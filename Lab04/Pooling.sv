==> flow/design.v <==
(*use_dsp="yes"*)module PE#(
    parameter DATA_WIDTH = 8,
    parameter SUM_WIDTH = 32
)(
    input [DATA_WIDTH-1:0] ifm_in,
    input [DATA_WIDTH-1:0] w_in,
    input clk,
    input rst_n,
    input done,
    output [DATA_WIDTH-1:0] ifm_pass,
    output [DATA_WIDTH-1:0] w_pass,
    output [SUM_WIDTH-1:0] psum_out
);
    reg [DATA_WIDTH-1:0] ifm_pass_r;
    reg [DATA_WIDTH-1:0] w_pass_r;
    wire [SUM_WIDTH-1:0] mul;
    reg [SUM_WIDTH-1:0] psum_out_r;
    assign ifm_pass = ifm_pass_r;
    assign w_pass = w_pass_r;
    assign psum_out = psum_out_r;
    assign mul =  w_in * ifm_in;
    always @(posedge clk or negedge rst_n) begin
        if(!rst_n) begin
            ifm_pass_r <= 0;
            w_pass_r <= 0;
            psum_out_r <= 0;
        end
        else begin
            ifm_pass_r <= ifm_in;
            w_pass_r <= w_in;
            case(done)
                1'b0 : psum_out_r <= psum_out_r + mul;
                1'b1 : psum_out_r <= psum_out_r;
                default : psum_out_r <= 0;
            endcase
        end
    end
endmodule
module Pooling #(
    parameter DATA_WIDTH = 8,
    parameter MAP_WIDTH = 8
)(
    input clk,
    input rst_n,
    input [DATA_WIDTH-1:0] input_data,
    output reg [DATA_WIDTH-1:0] output_data,
    output done
);
    parameter ADDR_WIDTH = $clog2(MAP_WIDTH*MAP_WIDTH/2);
    parameter POOL_ADDR_WIDTH = $clog2(MAP_WIDTH*MAP_WIDTH/4);
    reg switch;
    reg [DATA_WIDTH-1:0] input_data_a [0:MAP_WIDTH*MAP_WIDTH/2-1];
    reg [DATA_WIDTH-1:0] input_data_b [0:MAP_WIDTH*MAP_WIDTH/2-1];
    reg [ADDR_WIDTH-1:0] addr_a;
    reg [ADDR_WIDTH-1:0] addr_b;
    reg pool_start;
    reg [POOL_ADDR_WIDTH-1:0] pool_addr;
    reg [DATA_WIDTH-1:0] A_in1;
    reg [DATA_WIDTH-1:0] A_in2;
    reg [DATA_WIDTH-1:0] B_in1;
    reg [DATA_WIDTH-1:0] B_in2;
    reg [DATA_WIDTH-1:0] max1;
    reg [DATA_WIDTH-1:0] max2;
    integer i;
    always @(posedge clk or negedge rst_n) begin
        if(!rst_n) begin
            for (i = 0; i < MAP_WIDTH*MAP_WIDTH/2; i = i + 1) begin
                input_data_a[i] <= 0;
                input_data_b[i] <= 0;
            end
        end
        else begin
            if(pool_start == 1'b0) begin
                if (switch == 1'b0) begin
                    input_data_a[addr_a] <= input_data;
                end
                else if(switch == 1'b1) begin
                    input_data_b[addr_b] <= input_data;
                end
            end
        end
    end
    reg [$clog2(MAP_WIDTH)-1:0] switch_cnt;
    always @(posedge clk or negedge rst_n) begin
        if(!rst_n) begin
            switch <= 1'b0;
            switch_cnt <= {$clog2(MAP_WIDTH){1'b0}};
        end
        else begin
            if(switch_cnt == MAP_WIDTH-1 ) begin
                switch <= ~switch;
                switch_cnt <= {$clog2(MAP_WIDTH){1'b0}};
            end
            else begin
                switch_cnt <= switch_cnt + 1;
            end
        end
    end
    always @(posedge clk or negedge rst_n) begin
        if(!rst_n) begin
            pool_start <= 1'b0;
            addr_a <= {ADDR_WIDTH{1'b0}};
            addr_b <= {ADDR_WIDTH{1'b0}};
        end
        else if(pool_start == 1'b0)begin
            if (switch == 1'b0) begin
                addr_a <= addr_a + 1;
            end
            else if(switch == 1'b1) begin
                if(addr_b == MAP_WIDTH*MAP_WIDTH/2-1) begin
                    pool_start <= 1'b1;
                end
                else begin
                    addr_b <= addr_b + 1;
                end
            end
        end
    end
    always @(posedge clk or negedge rst_n) begin
        if(!rst_n) begin
            pool_addr <= {POOL_ADDR_WIDTH{1'b0}};
            A_in1 <= 0;
            A_in2 <= 0;
            B_in1 <= 0;
            B_in2 <= 0;
        end
        else begin
            if(pool_start) begin
                if(pool_addr == MAP_WIDTH*MAP_WIDTH/4-1) begin
                    pool_addr <= {POOL_ADDR_WIDTH{1'b0}};
                end
                else begin
                    pool_addr <= pool_addr + 1;
                end
                A_in1 <= input_data_a[pool_addr*2];
                A_in2 <= input_data_a[pool_addr*2+1];
                B_in1 <= input_data_b[pool_addr*2];
                B_in2 <= input_data_b[pool_addr*2+1];
                if(A_in1 > A_in2) max1 <= A_in1;
                else max1 <= A_in2;
                if(B_in1 > B_in2) max2 <= B_in1;
                else max2 <= B_in2;
                if(max1 > max2) output_data <= max1;
                else output_data <= max2;
            end
        end
    end
    reg pool_done;
    reg [1:0]wait_count;
    always @(posedge clk or negedge rst_n) begin
        if(!rst_n) begin
            pool_done <= 1'b0;
        end
        else begin
            if(pool_addr == MAP_WIDTH*MAP_WIDTH/4-1) begin
                pool_done <= 1'b1;
            end
        end
    end
    always @(posedge clk or negedge rst_n) begin
        if(!rst_n) begin
            wait_count <= 2'b0;
        end
        else begin
            if(pool_done) wait_count <= wait_count + 1;
            else wait_count <= 2'b0;
        end
    end
    assign done = (wait_count == 2'b10);
endmodule
**Step by step through the tools: Pooling**

What the tools print for Pooling, step after step.
Line numbers count from 1 in the design file above.
Operators carry their Yosys type and port widths (W data, S select, Z words).
Library cell names are shortened.
Not given: --

- Top module: Pooling
- Clock input: clk
- Library: sky130hd
- Corner: tt_025C_1v80

**After elaboration**

Yosys after proc, flatten, opt, wreduce and memory -nomap, before mapping. Print and check cells are not counted. Equal cells are merged and count once.

- Equal/unequal tests: 110
- Reductions and logical operators: 71
- Mux-type cells: 13
- $add $sub $neg: 6
- Bitwise logic cells: 3
- Magnitude comparators: 3

Operator list:

| cell | count |
|---|---|
| $pmux W8 S32 | 2 |
| $pmux W8 S16 | 2 |
| $eq A5 B5 Y1 const B | 48 |
| $reduce_and A3 Y1 | 65 |
| $eq A5 B4 Y1 const B | 24 |
| $eq A5 B3 Y1 const B | 12 |
| $eq A4 B4 Y1 const B | 8 |
| $eq A5 B2 Y1 const B | 6 |
| $gt A8 B8 Y1 | 3 |
| $mux W8 | 3 |
| $logic_not A5 Y1 | 4 |
| $eq A4 B3 Y1 const B | 4 |
| $add A5 B1 Y5 const B | 3 |
| $eq A5 B1 Y1 const B | 3 |
| $eq A4 B2 Y1 const B | 2 |
| $reduce_and A2 Y1 | 2 |
| $add A4 B1 Y4 const B | 1 |
| $eq A4 B1 Y1 const B | 1 |
| $mux W4 | 1 |
| $not A1 Y1 | 3 |
| $add A3 B1 Y3 const B | 1 |
| $eq A3 B3 Y1 const B | 1 |
| $mux W3 | 1 |
| $mux W1 | 3 |
| $add A2 B1 Y2 const B | 1 |
| $eq A2 B2 Y1 const B | 1 |
| $mux W2 | 1 |

- Elaborated cells: 285
- Register bits: 590
- Output and inout bits: 9
- Input port bits: 10

**Depth**

Longest topological path by Yosys (ltp), each cell counted once; first at word level (registers and memories cut), then after technology mapping (sequential cells cut; the memories' decode and read muxes count).

- Depth in word-level cells: 4
- ABC_AREA: 1
- Depth in mapped cells: 13
- Gate-level depth less buffers: 12

**Synthesis result**

Yosys stat after the flow's synthesis: flattened, memories mapped to cells. It holds for the ABC_AREA given above (unset counts as 0); a run with the other value may have another netlist.

Cells by type:

| cell | count |
|---|---|
| dfrtp_1 | 566 |
| nand2_1 | 1,038 |
| o21ai_0 | 319 |
| nand3_1 | 238 |
| nor2_1 | 305 |
| o21ai_1 | 197 |
| nand4_1 | 144 |
| edfxtp_1 | 24 |
| ha_1 | 43 |
| inv_1 | 128 |
| clkbuf_1 | 108 |
| buf_2 | 68 |
| a21oi_1 | 48 |
| buf_6 | 12 |
| nand2_2 | 21 |
| nand2_4 | 10 |
| buf_1 | 27 |
| nor2_4 | 6 |

Not listed: further types 11, cells in them 42.

- Mapped area: 27,470.1 um2
- Cell count: 3,344
- Flip-flops: 590

**Timing after synthesis**

Source: OpenSTA report_checks on the synthesized netlist (no wires, ideal clock, input and output delay 20% of the period each), path of least setup slack; recovery checks are left aside. Register names are those of the netlist, which keeps one name where synthesis merged equal registers.

- Kind: flip-flop to flip-flop
- From: reg pool_start
- To: reg max1[0]
- Arrival time: 1.625 ns
- Period: 2.42 ns
- Path delay: 2.004 ns
- Path buffers: 3
- Library setup time: 0.379 ns
- Driving pins on the path: 6
- Time at the first pin: 0.000 ns
- Path slack: 0.416 ns
- Data required time: 2.041 ns
- Synthesis period reached: 2.004 ns

"path delay" = arrival - input delay + setup time.
"driving pins on the path": output pins that drive a net of the path, with the launching flip-flop's if there is one; two outputs of one cell count as two.
"synthesis period reached" is the clock period less the worst setup slack; recovery checks do not enter. This is arithmetic on one report: input and output delays are still those of the set period (20% each).
Between the ends stands the longest chain of elaborated cells between them, by number of cells; it is not shown to be the way that was timed. Of several equally long chains one is given.
A line is the first line of the expression or statement that the cell stems from. Yosys adds cells for indexed reads and writes and turns some case tables into memories.

- Cell sequence: dfrtp_1 buf_2 clkbuf_1 buf_1 nand2_1 inv_1
- Cells in the longest elaborated chain: 1

RTL lines, path post-synthesis:

| element | RTL line | source |
|---|---|---|
| start: declaration | 56 | `reg pool_start;` |
| start: assignment | 101 | `pool_start <= 1'b0;` |
| start: assignment | 111 | `pool_start <= 1'b1;` |
| $reduce_and A2 Y1 | -- |  |
| end: assignment | 139 | `if(A_in1 > A_in2) max1 <= A_in1;` |
| end: assignment | 140 | `else max1 <= A_in2;` |
| end: declaration | 62 | `reg [DATA_WIDTH-1:0] max1;` |

**Timing after layout**

From the final timing report of flow run A: the path of least setup slack in the routed layout; clock arrival at registers is part of the times.

- Kind: flip-flop to flip-flop
- From: reg pool_addr[2]
- To: reg B_in2[6]
- Period: 4.67 ns
- Arrival time: 3.72 ns
- Driving pins on the path: 11
- Path slack: 1.59 ns
- Time at the first pin: 0.72 ns
- Path buffers: 1
- Data required time: 5.32 ns
- Library setup time: 0.07 ns

Between the ends stands the longest chain of elaborated cells between them, by number of cells; it is not shown to be the way that was timed. Of several equally long chains one is given.
A register here has more assigning lines than the two given.

- Cell sequence: dfrtp_4 inv_2 buf_4 nand2_1 nor2_2 nand2_1 nand2_1 nor2_1 nand2_1 nor2_1 nor2_1
- Cells in the longest elaborated chain: 3

RTL lines, path after layout:

| element | RTL line | source |
|---|---|---|
| start: declaration | 57 | `reg [POOL_ADDR_WIDTH-1:0] pool_addr;` |
| start: assignment | 121 | `pool_addr <= {POOL_ADDR_WIDTH{1'b0}};` |
| start: assignment | 133 | `pool_addr <= pool_addr + 1;` |
| $add A5 B1 Y5 | 138 | `B_in2 <= input_data_b[pool_addr*2+1];` |
| $eq A5 B5 Y1 | 138 |  |
| $pmux W8 S32 | 138 |  |
| end: assignment | 125 | `B_in2 <= 0;` |
| end: assignment | 138 |  |
| end: declaration | 61 | `reg [DATA_WIDTH-1:0] B_in2;` |

Top module Pooling; platform sky130hd; tools Yosys and OpenROAD; 2 stored runs in no particular order. Input and output delays are each 20% of the period that was set; the output load is 0.01 pF.

### Flow run A

Settings: `period_ns=4.67`, `CORE_UTILIZATION=15`, `SETUP_SLACK_MARGIN=0.72`, `PLACE_DENSITY_LB_ADDON=0.14`, `CORE_ASPECT_RATIO=1.06`, `CELL_PAD_IN_SITES_GLOBAL_PLACEMENT=2`, `ABC_AREA=1`, `GPL_TIMING_DRIVEN=1`, `CTS_CLUSTER_SIZE=92`, `CAP_MARGIN=30`, `SLEW_MARGIN=15`, `MIN_ROUTING_LAYER=met2`, `CORE_MARGIN=2`

- Cell area after synthesis: 27,470.1 um2
- Die footprint: 186,574.0 um2
- Standard-cell area after routing: 33,073.0 um2
- Worst setup slack after layout: 1.594 ns

### Flow run B

Settings: `period_ns=2.05`, `CAP_MARGIN=20`, `CORE_MARGIN=2`, `CORE_UTILIZATION=40`, `SLEW_MARGIN=20`

- Cell area after synthesis: 26,686.8 um2
- Die footprint: 68,798.7 um2
- Standard-cell area after routing: 33,089.2 um2
- Worst setup slack after layout: -0.180 ns
